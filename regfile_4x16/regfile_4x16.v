==> flow/design.v <==
`timescale 1ns/1ns
module regfile_4x16
	(input clk,
	 input w,
	 input [2:0] wa,
	 input [15:0] wd,
	 input [2:0] raA,
	 output [15:0] rdA,
	 input [2:0] raB,
	 output [15:0] rdB);
	reg [15:0] r0, r1, r2, r3;
	assign rdA = raA == 0 ? r0 :
					 raA == 1 ? r1 :
					 raA == 2 ? r2 :
					 raA == 3 ? r3 : 0;
	assign rdB = raB == 0 ? r0 :
					 raB == 1 ? r1 :
					 raB == 2 ? r2 :
					 raB == 3 ? r3 : 0;
	always @(posedge clk) begin
		if(w)
			case(wa)
				0: r0 <= wd;
				1: r1 <= wd;
				2: r2 <= wd;
				3: r3 <= wd;
			endcase
	end
endmodule
# From RTL to reports: regfile_4x16
# What the tools print for regfile_4x16, step after step.
# Line numbers count from 1 in the design file above.
# Library cell names are shortened.
setup:
  top: "regfile_4x16"
  clock: "clk"
  library: "sky130hd"
  corner: "tt_025C_1v80"

# After elaboration
# Yosys after proc, flatten, opt, wreduce and memory -nomap, before mapping. Enables and synchronous resets that opt folds into registers are not counted as muxes. Memory bits, and registers merged into a memory's read port (data or address), are not among the register bits. Print and check cells are not counted. Equal cells are merged and count once.
op_classes:
  n_eq: 9
  reduce_logical: 7
  mux: 8
ops:
  columns: ["op", "n"]
  rows:
  - ["16-bit two-way mux", 8]
  - ["3-bit by 2-bit == test with 1-bit output (second input constant)", 6]
  - ["3-bit by 1-bit == test with 1-bit output (second input constant)", 3]
  - ["3-bit logical NOT", 3]
  - ["2-bit AND reduction", 4]
bits:
  input_bits: 27
  elab_cells: 28
  out_inout_bits: 32
  reg_bits: 64

# Longest topological paths
# Yosys ltp: most cells in a row. Word level: on the elaborated netlist, between registers, memories and ports. Mapped: between sequential cells and ports; inverters and the memories' decode and read muxes count.
depth:
  depth_word: 5
  abc_area: 0
  mapped_depth: 4
  depth_no_buf: 2

# After synthesis
# Source: synth_stat.txt of the flow (Yosys; design flattened, memories mapped). It holds for the ABC_AREA given above (unset counts as 0); a run with the other value may have another netlist.
by_type:
  columns: ["cell_type", "n", "type_area_um2"]
  rows:
  - ["edfxtp_1", 64, 1.92E+03]
  - ["mux2i_1", 64, 640.614]
  - ["o22ai_1", 32, 200.192]
  - ["buf_6", 7, 78.826]
  - ["buf_4", 4, 30.029]
  - ["nor4bb_1", 2, 20.019]
  - ["buf_8", 1, 15.014]
  - ["nand2b_1", 2, 12.512]
  - ["or2_1", 2, 12.512]
  - ["and4b_1", 1, 10.01]
  - ["buf_2", 2, 10.01]
  - ["clkbuf_2", 2, 10.01]
  - ["nor4b_1", 1, 8.758]
synth_totals:
  cells: 184
  ffs: 64
  buf_cells: 16
  sequential_area_mm2: 0.0019218
  area_mm2: 0.0029703

# Path before layout
# Path of least setup slack by OpenSTA after synthesis, without wires, with an ideal clock, recovery checks aside; 20% of the period is set as input and as output delay. Where synthesis merged equal registers, the netlist keeps one of their names.
synth_path:
  path_type: "input to register"
  start: "in wa[1]"
  end: "reg r0[0]"
  setup_slack_ps: 413
  tclk_ps: 3300
  n_path_buf: 0
  input_delay_ps: 660
  setup_time_ps: 437
  driving_pins: 1
  arrival_ps: 2450
  required_time_ps: 2863
  delay_ps: 2227
  t_first_pin_ps: 660
  period_less_setup_slack_ps: 2887
# "delay_ps" = arrival - input delay + setup time.
# "driving_pins" counts driving pins, that of a launching flip-flop among them; a cell with two outputs on the path counts twice.
# "period_less_setup_slack_ps" = period - worst setup slack (recovery checks aside). The figure is calculated, with input and output delays left at 20% of the set period.
# Between the ends stands the longest chain of elaborated cells between them, by number of cells; it is not shown to be the way that was timed. Of several equally long chains one is given.
# Each line given opens the expression or statement behind the cell; cells for indexed reads and writes are added by Yosys, which also makes memories of some case tables.
synth_between:
  cell_sequence: "nor4b_1"
  elab_chain_len: 2
  cone_cells: 2
  cone_lines: 1
  classes_between: "reduce/logical (2)"
synth_rtl:
  columns: ["item", "line_no", "rtl"]
  rows:
  - ["start: declaration", 5, "input [2:0] wa,"]
  - ["3-bit logical NOT", 22, "case(wa)"]
  - ["2-bit AND reduction", null, null]
  - ["end: assignment", 23, "0: r0 <= wd;"]
  - ["end: declaration", 11, "reg [15:0] r0, r1, r2, r3;"]

# Timing after layout
# Path of least setup slack in the final report of stored run 1 (OpenROAD, finished layout, wires in). Where an end is a register, its clock arrival counts in the times.
# The report prints the path's times to 10 ps; the period is as set.
layout_path:
  path_type: "input to output"
  start: "in raB[1]"
  end: "out rdB[10]"
  out_delay_ps: 590
  setup_slack_ps: 430
  arrival_ps: 1940
  n_path_buf: 3
  required_time_ps: 2370
  input_delay_ps: 590
  t_first_pin_ps: 590
  driving_pins: 5
  tclk_ps: 2960
# Between the ends stands the longest chain of elaborated cells between them, by number of cells; it is not shown to be the way that was timed. Of several equally long chains one is given.
layout_between:
  cell_sequence: "clkdlybuf4s50_1 > or2_1 > buf_12 > o22ai_1 > dlygate4sd2_1"
  elab_chain_len: 5
  cone_cells: 8
  cone_lines: 4
  classes_between: "eq/ne (3); mux (4); reduce/logical (1)"
layout_rtl:
  columns: ["item", "line_no", "rtl"]
  rows:
  - ["start: declaration", 9, "input [2:0] raB,"]
  - ["3-bit by 2-bit == test with 1-bit output", 19, "raB == 3 ? r3 : 0;"]
  - ["16-bit two-way mux", 19, null]
  - ["16-bit two-way mux", 18, "raB == 2 ? r2 :"]
  - ["16-bit two-way mux", 17, "raB == 1 ? r1 :"]
  - ["16-bit two-way mux", 16, "assign rdB = raB == 0 ? r0 :"]
  - ["end: declaration", 10, "output [15:0] rdB);"]

# Top module regfile_4x16; platform sky130hd; tools Yosys and OpenROAD; 2 stored runs in no particular order. Input and output delays are each 20% of the period that was set; the output load is 0.01 pF.
# "timing.achieved_period_ps": clock period set for the run, less the worst setup slack. It is reckoned from that one timing run; input and output delays stay at 20% of the period that was set.
# "timing.worst_path_ps": the worst setup path's part of the clock period (all of it between registers, 20% less for each end at a port) less its slack. A launch clock that arrives late makes it longer, a capture clock that arrives late makes it shorter.
# "total_power_mw" is the tool's figure for a default switching activity; nothing was simulated.
# "timing.worst_path_ps" is known to 10 ps.
runs:
  - name: "stored run 1"
    settings:
      period_ns: 2.96
      SETUP_SLACK_MARGIN: 0.36
      CAP_MARGIN: 20
      CORE_MARGIN: 2
      CORE_UTILIZATION: 40
      SLEW_MARGIN: 20
    results:
      timing.achieved_period_ps: 2527
      fin_tns_ps: 0
      finalUtil_pct: 52.9
      ws_hold_ps: 888
      total_power_mw: 1.886
      synthArea_mm2: 0.0029703
      final_die_area_mm2: 0.0081315
      timing.worst_path_ps: 1340
      critical_path_kind: "input to output"
      ws_setup_ps: 433
      finalCellArea_mm2: 0.0038199
  - name: "stored run 2"
    settings:
      period_ns: 5.23
      CORE_UTILIZATION: 71
      SETUP_SLACK_MARGIN: 1.13
      CELL_PAD_IN_SITES_GLOBAL_PLACEMENT: 2
      CELL_PAD_IN_SITES_DETAIL_PLACEMENT: 1
      MAX_ROUTING_LAYER: "met5"
      CAP_MARGIN: 20
      CORE_MARGIN: 2
      SLEW_MARGIN: 20
    outcome: "no results, placement failed with GPL-0301"
