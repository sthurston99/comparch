==> flow/design.v <==
module cunit(cword,k,inst,stat,clk,rst);
	output reg [30:0]cword;
	output reg [63:0]k;
	input [31:0]inst;
	input [3:0] stat;
	input clk,rst;
	wire [10:0] op11 = inst[31:21];
	wire  [9:0] op10 = inst[31:22];
	wire  [8:0] op9 = inst[31:23];
	wire  [7:0] op8 = inst[31:24];
	wire  [5:0] op6 = inst[31:26];
	wire [4:0] zero = 5'b11111, link = 5'b11110, scratch = 5'b11101;
	reg[1:0] state = 2'b00;
	reg[5:0] statreg;
	always @ (posedge clk) begin
		statreg <= cword[0] ? {stat, stat[0]} : {statreg[5:1], stat[0]};
		if(state == 2'b00) begin
			case(op11)
				11'b10001011000: cword <= {inst[4:0],inst[9:5],inst[20:16],2'b01,5'b01000,1'bX,1'b0,1'b1,1'b0,1'b0,1'b0,1'b0,1'b1,1'b0};  
				11'b11001011000: cword <= {inst[4:0],inst[9:5],inst[20:16],2'b01,5'b01001,1'bX,1'b0,1'b1,1'b0,1'b0,1'b0,1'b0,1'b1,1'b0};  
				11'b10101011000: cword <= {inst[4:0],inst[9:5],inst[20:16],2'b01,5'b01000,1'bX,1'b0,1'b1,1'b0,1'b0,1'b0,1'b0,1'b1,1'b1};  
				11'b11101011000: cword <= {inst[4:0],inst[9:5],inst[20:16],2'b01,5'b01001,1'bX,1'b0,1'b1,1'b0,1'b0,1'b0,1'b0,1'b1,1'b1};  
				11'b11111000000: {cword,k} <= {5'bX,inst[9:5],inst[4:0],2'b01,5'b01000,1'bX,1'b1,1'b0,1'b0,1'b0,1'b1,1'b1,1'b0,1'b0,{55'b0,inst[20:12]}};  
				11'b11111000010: {cword,k} <= {inst[4:0],inst[9:5],5'bX,2'b01,5'b01000,1'bX,1'b1,1'b0,1'b1,1'b0,1'b0,1'b0,1'b1,1'b0,{55'b0,inst[20:12]}};  
				11'b10111000000: {state,cword,k} <= {2'b01,scratch,inst[9:5],5'bX,2'b00,5'b00100,1'bX,1'b1,1'b1,1'b0,1'b0,1'b0,1'b0,1'b1,1'b0,{32'b0,32'hFFFFFFFF}};  
				11'b10111000010: {state,cword,k} <= {2'b01,scratch,inst[9:5],5'bX,2'b00,5'b01000,1'bX,1'b1,1'b0,1'b1,1'b0,1'b0,1'b0,1'b1,1'b0,{(inst[20] ? {3'b111, 52'hFFFFFFFFFFFFF} : 55'b0),inst[20:12]}};  
				11'b01111000000: {state,cword,k} <= {2'b01,scratch,inst[9:5],5'bX,2'b00,5'b00100,1'bX,1'b1,1'b1,1'b0,1'b0,1'b0,1'b0,1'b1,1'b0,{48'b0,16'hFFFF}};  
				11'b01111000010: {state,cword,k} <= {2'b01,scratch,inst[9:5],5'bX,2'b00,5'b01000,1'bX,1'b1,1'b0,1'b1,1'b0,1'b0,1'b0,1'b1,1'b0,{(inst[20] ? {3'b111, 52'hFFFFFFFFFFFFF} : 55'b0),inst[20:12]}};  
				11'b00111000000: {state,cword,k} <= {2'b01,scratch,inst[9:5],5'bX,2'b00,5'b00100,1'bX,1'b1,1'b1,1'b0,1'b0,1'b0,1'b0,1'b1,1'b0,{56'b0,8'hFF}};  
				11'b00111000010: {state,cword,k} <= {2'b01,scratch,inst[9:5],5'bX,2'b00,5'b01000,1'bX,1'b1,1'b0,1'b1,1'b0,1'b0,1'b0,1'b1,1'b0,{(inst[20] ? {3'b111, 52'hFFFFFFFFFFFFF} : 55'b0),inst[20:12]}};  
				11'b10001010000: cword <= {inst[4:0],inst[9:5],inst[20:16],2'b01,5'b00000,1'bX,1'b0,1'b1,1'b0,1'b0,1'b0,1'b0,1'b1,1'b0};  
				11'b10101010000: cword <= {inst[4:0],inst[9:5],inst[20:16],2'b01,5'b00100,1'bX,1'b0,1'b1,1'b0,1'b0,1'b0,1'b0,1'b1,1'b0};  
				11'b11001010000: cword <= {inst[4:0],inst[9:5],inst[20:16],2'b01,5'b01100,1'bX,1'b0,1'b1,1'b0,1'b0,1'b0,1'b0,1'b1,1'b0};  
				11'b11101010000: cword <= {inst[4:0],inst[9:5],inst[20:16],2'b01,5'b00000,1'bX,1'b0,1'b1,1'b0,1'b0,1'b0,1'b0,1'b1,1'b1};  
				11'b11010011010: cword <= {inst[4:0],inst[9:5],       5'bX,2'b01,5'b10100,1'bX,1'b0,1'b1,1'b0,1'b0,1'b0,1'b0,1'b1,1'b0};  
				11'b11010011011: cword <= {inst[4:0],inst[9:5],       5'bX,2'b01,5'b10000,1'bX,1'b0,1'b1,1'b0,1'b0,1'b0,1'b0,1'b1,1'b0};  
				11'b11010110000: {state,cword} <= {2'b01,5'bX,inst[4:0],5'bX,2'b10,  5'bX,1'b0,1'bx,1'bx,1'bx,1'bx,1'bx,1'bx,1'bx,1'bx};  
			endcase
			case(op10)
				10'b1001000100: {cword,k} <= {inst[4:0],inst[9:5],5'bX,2'b01,5'b01000,1'bX,1'b1,1'b1,1'b0,1'b0,1'b0,1'b0,1'b1,1'b0,{52'b0,inst[21:10]}};  
				10'b1101000100: {cword,k} <= {inst[4:0],inst[9:5],5'bX,2'b01,5'b01001,1'bX,1'b1,1'b1,1'b0,1'b0,1'b0,1'b0,1'b1,1'b0,{52'b0,inst[21:10]}};  
				10'b1011000100: {cword,k} <= {inst[4:0],inst[9:5],5'bX,2'b01,5'b01000,1'bX,1'b1,1'b1,1'b0,1'b0,1'b0,1'b0,1'b1,1'b1,{52'b0,inst[21:10]}};  
				10'b1111000100: {cword,k} <= {inst[4:0],inst[9:5],5'bX,2'b01,5'b01001,1'bX,1'b1,1'b1,1'b0,1'b0,1'b0,1'b0,1'b1,1'b1,{52'b0,inst[21:10]}};  
				10'b1001001000: {cword,k} <= {inst[4:0],inst[9:5],5'bX,2'b01,5'b00000,1'bX,1'b1,1'b1,1'b0,1'b0,1'b0,1'b0,1'b1,1'b0,{52'b0,inst[21:10]}};  
				10'b1011001000: {cword,k} <= {inst[4:0],inst[9:5],5'bX,2'b01,5'b00100,1'bX,1'b1,1'b1,1'b0,1'b0,1'b0,1'b0,1'b1,1'b0,{52'b0,inst[21:10]}};  
				10'b1101001000: {cword,k} <= {inst[4:0],inst[9:5],5'bX,2'b01,5'b01100,1'bX,1'b1,1'b1,1'b0,1'b0,1'b0,1'b0,1'b1,1'b0,{52'b0,inst[21:10]}};  
				10'b1111001000: {cword,k} <= {inst[4:0],inst[9:5],5'bX,2'b01,5'b00000,1'bX,1'b1,1'b1,1'b0,1'b0,1'b0,1'b0,1'b1,1'b1,{52'b0,inst[21:10]}};  
			endcase
			case(op9)
				9'b110100101:;  
				9'b111100101:;  
			endcase
			case(op8)
				8'b10110100: {state,cword} <= {2'b01,5'bx,inst[4:0],zero,2'b00,5'b01000,1'bX,1'bX,1'bX,1'bX,1'bX,1'bX,1'bX,1'bX,1'b1};  
				8'b10110101: {state,cword} <= {2'b01,5'bx,inst[4:0],zero,2'b00,5'b01000,1'bX,1'bX,1'bX,1'bX,1'bX,1'bX,1'bX,1'bX,1'b1};  
				8'b01010100:;  
			endcase
			case(op6)
				6'b000101: {state,cword,k} <= {2'b01,5'bx,5'bx,5'bx,2'b10,5'bx,1'b1,1'bx,1'bx,1'bx,1'bx,1'bx,1'bx,1'bx,1'bx,{38'b0,inst[25:0]}};  
				6'b100101: {state,cword,k} <= {2'b01,link,zero,5'bX,2'b10,5'b00100,1'b1,1'b1,1'b1,1'b0,1'b0,1'b0,1'b0,1'b1,1'bX,{38'b0,inst[25:0]}};  
			endcase
		end else if(state == 2'b01) begin
			case(op11)
				11'b10111000000: {state,cword,k} <= {2'b00,5'bX,scratch,inst[4:0],2'b01,5'b01000,1'bX,1'b1,1'b0,1'b0,1'b0,1'b1,1'b1,1'b0,1'b0,{(inst[20] ? {3'b111, 52'hFFFFFFFFFFFFF} : 55'b0),inst[20:12]}};  
				11'b10111000010: {state,cword,k} <= {2'b00,inst[4:0],scratch,5'bX,2'b01,5'b00100,1'bX,1'b1,1'b0,1'b0,1'b0,1'b0,1'b0,1'b1,1'b0,{32'b0,32'hFFFFFFFF}};  
				11'b01111000000: {state,cword,k} <= {2'b00,5'bX,scratch,inst[4:0],2'b01,5'b01000,1'bX,1'b1,1'b0,1'b0,1'b0,1'b1,1'b1,1'b0,1'b0,{(inst[20] ? {3'b111, 52'hFFFFFFFFFFFFF} : 55'b0),inst[20:12]}};  
				11'b01111000010: {state,cword,k} <= {2'b00,inst[4:0],scratch,5'bX,2'b01,5'b00100,1'bX,1'b1,1'b0,1'b0,1'b0,1'b0,1'b0,1'b1,1'b0,{48'b0,16'hFFFF}};  
				11'b00111000000: {state,cword,k} <= {2'b00,5'bX,scratch,inst[4:0],2'b01,5'b01000,1'bX,1'b1,1'b0,1'b0,1'b0,1'b1,1'b1,1'b0,1'b0,{(inst[20] ? {3'b111, 52'hFFFFFFFFFFFFF} : 55'b0),inst[20:12]}};  
				11'b00111000010: {state,cword,k} <= {2'b00,inst[4:0],scratch,5'bX,2'b01,5'b00100,1'bX,1'b1,1'b0,1'b0,1'b0,1'b0,1'b0,1'b1,1'b0,{56'b0,8'hFF}};  
				11'b11010110000: {state,cword} <= {2'b00,5'bX,5'bX,5'bX,2'b01,5'bX,1'bX,1'bx,1'bx,1'bx,1'bx,1'bx,1'bx,1'bx,1'bx};  
			endcase
			case(op9)
				9'b111100101:;  
			endcase
			case(op8)
				8'b10110100: {state,cword,k} <= ~statreg[0] ? {2'b10,5'bx,5'bx,5'bx,2'b10,5'bx,1'b1,1'bX,1'bX,1'bX,1'bX,1'bX,1'bX,1'bX,1'bX,{45'b0,inst[23:5]}} : {2'b10,31'bX,64'bX};  
				8'b10110101: {state,cword,k} <= statreg [0] ? {2'b10,5'bx,5'bx,5'bx,2'b10,5'bx,1'b1,1'bX,1'bX,1'bX,1'bX,1'bX,1'bX,1'bX,1'bX,{45'b0,inst[23:5]}} : {2'b10,31'bX,64'bX};  
				8'b01010100:;  
			endcase
			case(op6)
				6'b000101: {state,cword} <= {2'b00,5'bx,5'bx,5'bx,2'b01,5'bx,1'bX,1'bX,1'bX,1'bX,1'bX,1'bX,1'bX,1'bX,1'bX};  
				6'b100101: {state,cword} <= {2'b00,5'bx,5'bx,5'bx,2'b01,5'bx,1'bX,1'bX,1'bX,1'bX,1'bX,1'bX,1'bX,1'bX,1'bX};  
			endcase
		end else if(state == 2'b10) begin
			case(op8)
				8'b10110100: {state,cword} <= {2'b00,5'bx,5'bx,5'bx,2'b01,5'bx,1'bX,1'bX,1'bX,1'bX,1'bX,1'bX,1'bX,1'bX,1'bX};  
				8'b10110101: {state,cword} <= {2'b00,5'bx,5'bx,5'bx,2'b01,5'bx,1'bX,1'bX,1'bX,1'bX,1'bX,1'bX,1'bX,1'bX,1'bX};  
			endcase
		end else begin
		end
	end
endmodule
# ---- Step by step through the tools: cunit
# What the tools print for cunit, step after step.
# Lines are those of the file above, counted from 1.
# Cell names lack the library's common part.
# A cell with - has no value.
dict set report inputs {
  top_module {cunit}
  clock_port {clk}
  library {sky130hd}
  pvt_corner {tt_025C_1v80}
}

# ---- After elaboration
# Counts by Yosys on the flattened word-level netlist (proc, flatten, opt, wreduce; memories kept). Register bits leave out memories and registers merged into their read ports (data or address). Print and check cells are left out. Cells with the same type and inputs are merged into one.
dict set report op_classes {
  shift 0
  bitwise 0
  muxes 31
  compare 0
  multipliers 0
  n_addsub 0
  equal 38
  div_mod_pow 0
  reduce_and_logical 15
}
# operator count
set ops {}
lappend ops {{case mux 31 bit (select 15 bit)} 1}
lappend ops {{case mux 64 bit (select 5 bit)} 1}
lappend ops {{case mux 64 bit (select 4 bit)} 1}
lappend ops {{2-to-1 mux 64 bit} 4}
lappend ops {{case mux 31 bit (select 8 bit)} 1}
lappend ops {{equality test 11 bit with constant B} 15}
lappend ops {{2-to-1 mux 80 bit} 2}
lappend ops {{case mux 64 bit (select 2 bit)} 1}
lappend ops {{case mux 31 bit (select 2 bit)} 2}
lappend ops {{2-to-1 mux 31 bit} 4}
lappend ops {{case mux 31 bit (select 3 bit)} 1}
lappend ops {{equality test 10 bit with constant B} 8}
lappend ops {{2-to-1 mux 55 bit} 1}
lappend ops {{2-to-1 mux 16 bit} 2}
lappend ops {{!= test 27 x 4 -> 1 bit with constant B} 1}
lappend ops {{equality test 11 x 10 -> 1 bit with constant B} 2}
lappend ops {{equality test 11 x 9 -> 1 bit with constant B} 2}
lappend ops {{2-to-1 mux 2 bit} 9}
lappend ops {{equality test 8 bit with constant B} 2}
lappend ops {{!= test 10 x 4 -> 1 bit with constant B} 1}
lappend ops {{nonzero test 9 bit} 1}
lappend ops {{AND reduction 4 bit} 2}
lappend ops {{!= test 8 x 5 -> 1 bit with constant B} 1}
lappend ops {{OR reduction 8 bit} 1}
lappend ops {{OR reduction 7 bit} 1}
lappend ops {{OR reduction 2 bit} 3}
lappend ops {{nonzero test 3 bit} 2}
lappend ops {{OR reduction 3 bit} 2}
# Other operator kinds: 10; their cells: 10.
dict set report bits {
  memories 0
  clocked_rd_ports_x_width 0
  rom_bits 0
  inputBits 38
  word_cells 88
  regBits 98
  out_inout_bits 95
  ram_bits 0
  latch_bits 0
}

# ---- Longest topological paths
# Yosys ltp: most cells in a row. Word level: on the elaborated netlist, between registers, memories and ports. Mapped: between sequential cells and ports; inverters and the memories' decode and read muxes count.
dict set report logic_depth {
  depth_word 7
  abc_area 0
  depth_mapped 9
  mapped_depth_nobuf 6
}

# ---- After synthesis
# Source: synth_stat.txt of the flow (Yosys; design flattened, memories mapped). It holds for the ABC_AREA given above (unset counts as 0); a run with the other value may have another netlist.
dict set report synth_totals {
  synth_area_um2 3673.5
  n_buf 66
  ff_cells 58
  cell_count 357
  sequential_area_um2 1741.7
}
# cell count area_total_um2
set types {}
lappend types {edfxtp_1 58 1741.67}
lappend types {buf_4 41 307.795}
lappend types {o221ai_1 16 140.134}
lappend types {nand2_1 35 131.376}
lappend types {a221o_1 13 130.125}
lappend types {a21o_1 13 97.594}
lappend types {nand3_1 18 90.086}
lappend types {clkbuf_1 18 67.565}
lappend types {a21oi_1 13 65.062}
lappend types {nand4_1 9 56.304}
lappend types {nor2_1 14 52.55}
lappend types {o21ai_0 10 50.048}
lappend types {nor2b_1 5 31.28}
lappend types {a222oi_1 3 30.029}
lappend types {buf_2 6 30.029}
lappend types {nor3_1 6 30.029}
lappend types {nor3_2 3 30.029}
lappend types {and3b_1 3 26.275}
# Not listed: further types 43, cells in them 73.

# ---- Path before layout
# Path of least setup slack by OpenSTA after synthesis, without wires, with an ideal clock, recovery checks aside; 20% of the period is set as input and as output delay. Where synthesis merged equal registers, the netlist keeps one of their names.
dict set report synth_timing {
  path_kind {input port to flip-flop}
  from {input inst[23]}
  to {register cword[0]}
  arrival_ns 3.454
  stages 6
  required_time_ns 3.671
  path_delay_ns 3.063
  in_delay_ns 0.820
  period_ns 4.1
  path_buffers 1
  launch_ns 0.820
  setup_slack_ns 0.217
  setup_ns 0.429
  period_less_setup_slack_ns 3.883
}
# "path_delay_ns" = arrival - input delay + setup time.
# "stages" counts driving pins, that of a launching flip-flop among them; a cell with two outputs on the path counts twice.
# "period_less_setup_slack_ns" = period - worst setup slack (recovery checks aside). The figure is calculated, with input and output delays left at 20% of the set period.
# The rows between start and end are the longest chain of elaborated cells between them; the timing report does not say that the signal goes this way. Where chains are equally long, one stands for them.
# A line is the first line of the expression or statement that the cell stems from. Yosys adds cells for indexed reads and writes and turns some case tables into memories.
# A register here has more assigning lines than the two given.
# The path ends at the enable pin of a flip-flop; only ways to that pin are counted.
dict set report synth_between {
  cell_sequence {buf_2 nor4_4 and4_1 nor4_1 o22a_1 a32oi_1}
  elab_chain_cells 4
  cells_between 32
  classes_between {eq/ne (29); reduce/logical (3)}
}
# item line_no
set synth_rtl {}
lappend synth_rtl {{from (decl)} 4} ;# input [31:0]inst;
lappend synth_rtl {{equality test 11 x 9 -> 1 bit} 18} ;# case(op11)
lappend synth_rtl {{OR reduction 3 bit} -}
lappend synth_rtl {{!= test 8 x 5 -> 1 bit} -}
lappend synth_rtl {{AND reduction 4 bit} -}
lappend synth_rtl {{to (assign)} 19} ;# 11'b10001011000: cword <= {inst[4:0],inst[9:5],inst[20:16],2'b01,5'b01000,1'bX,1'b0,1'b1,1'b0,1'b0,1'b0,1'b0,1 ...
lappend synth_rtl {{to (assign)} 20} ;# 11'b11001011000: cword <= {inst[4:0],inst[9:5],inst[20:16],2'b01,5'b01001,1'bX,1'b0,1'b1,1'b0,1'b0,1'b0,1'b0,1 ...
lappend synth_rtl {{to (decl)} 2} ;# output reg [30:0]cword;

# ---- Timing after layout
# Path of least setup slack in the final report of stored run 1 (OpenROAD, finished layout, wires in). Where an end is a register, its clock arrival counts in the times.
dict set report layout_timing {
  path_kind {input port to flip-flop}
  from {input inst[25]}
  to {register cword[17]}
  setup_ns 0.28
  period_ns 2.63
  arrival_ns 2.59
  launch_ns 0.53
  path_buffers 3
  setup_slack_ns 0.09
  stages 8
  in_delay_ns 0.53
  required_time_ns 2.69
}
# The rows between start and end are the longest chain of elaborated cells between them; the timing report does not say that the signal goes this way. Where chains are equally long, one stands for them.
# A register here has more assigning lines than the two given.
# The path ends at the enable pin of a flip-flop; only ways to that pin are counted.
dict set report layout_between {
  cell_sequence {clkdlybuf4s50_1 and4bb_2 nand3_1 a31oi_1 a211oi_1 buf_4 a32oi_4 buf_12}
  elab_chain_cells 4
  cells_between 36
  classes_between {eq/ne (31); reduce/logical (5)}
}
# item line_no
set layout_rtl {}
lappend layout_rtl {{from (decl)} 4} ;# input [31:0]inst;
lappend layout_rtl {{equality test 11 x 9 -> 1 bit} 18} ;# case(op11)
lappend layout_rtl {{OR reduction 3 bit} -}
lappend layout_rtl {{!= test 8 x 5 -> 1 bit} -}
lappend layout_rtl {{AND reduction 4 bit} -}
lappend layout_rtl {{to (assign)} 19} ;# 11'b10001011000: cword <= {inst[4:0],inst[9:5],inst[20:16],2'b01,5'b01000,1'bX,1'b0,1'b1,1'b0,1'b0,1'b0,1'b0,1 ...
lappend layout_rtl {{to (assign)} 20} ;# 11'b11001011000: cword <= {inst[4:0],inst[9:5],inst[20:16],2'b01,5'b01001,1'bX,1'b0,1'b1,1'b0,1'b0,1'b0,1'b0,1 ...
lappend layout_rtl {{to (decl)} 2} ;# output reg [30:0]cword;

; Stored flow runs of cunit (2 of them; Yosys, OpenROAD, sky130hd). They differ in their settings and are not a sequence. Constraints: input delay and output delay 20% of the set period each, output load 0.01 pF.
; "clock_period_reached_ns" = clock period - worst setup slack. The figure is calculated, with input and output delays left at 20% of the set period.
; "critical_path_time_ns" is the time allowed to the run's worst setup path (the clock period less input and output delay, where it has them) less its slack. Clock arrival times count: a late capture clock shortens it, a late launch clock lengthens it.
; "total_power_uw" is the tool's figure for a default switching activity; nothing was simulated.

[stored run 1: settings]
period_ns = 2.63
CAP_MARGIN = 20
CORE_MARGIN = 2
CORE_UTILIZATION = 40
SLEW_MARGIN = 20
[stored run 1: results]
clock_period_reached_ns = 2.537
fin_util_pct = 64.1
critical_path_time_ns = 2.01
critical_path_kind = input port to flip-flop
final_stdcell_area_um2 = 5640.4
synthesis_area_um2 = 3673.5
hold_worst_slack_ns = 0.734
total_power_uw = 2179
tns_setup_ns = 0.000
setup_ws_ns = 0.093
dieArea_um2 = 9966.0

[stored run 2: settings]
period_ns = 2.67
CORE_UTILIZATION = 38
SETUP_SLACK_MARGIN = 0.54
PLACE_DENSITY_LB_ADDON = 0.04
CORE_MARGIN = 6
CELL_PAD_IN_SITES_GLOBAL_PLACEMENT = 1
ABC_AREA = 1
CTS_CLUSTER_SIZE = 49
CAP_MARGIN = 35
SLEW_MARGIN = 25
[stored run 2: results]
clock_period_reached_ns = 2.169
fin_util_pct = 62.5
critical_path_time_ns = 1.64
critical_path_kind = input port to flip-flop
final_stdcell_area_um2 = 7168.1
synthesis_area_um2 = 4499.3
hold_worst_slack_ns = 0.680
total_power_uw = 2516
tns_setup_ns = 0.000
setup_ws_ns = 0.501
dieArea_um2 = 14596.3
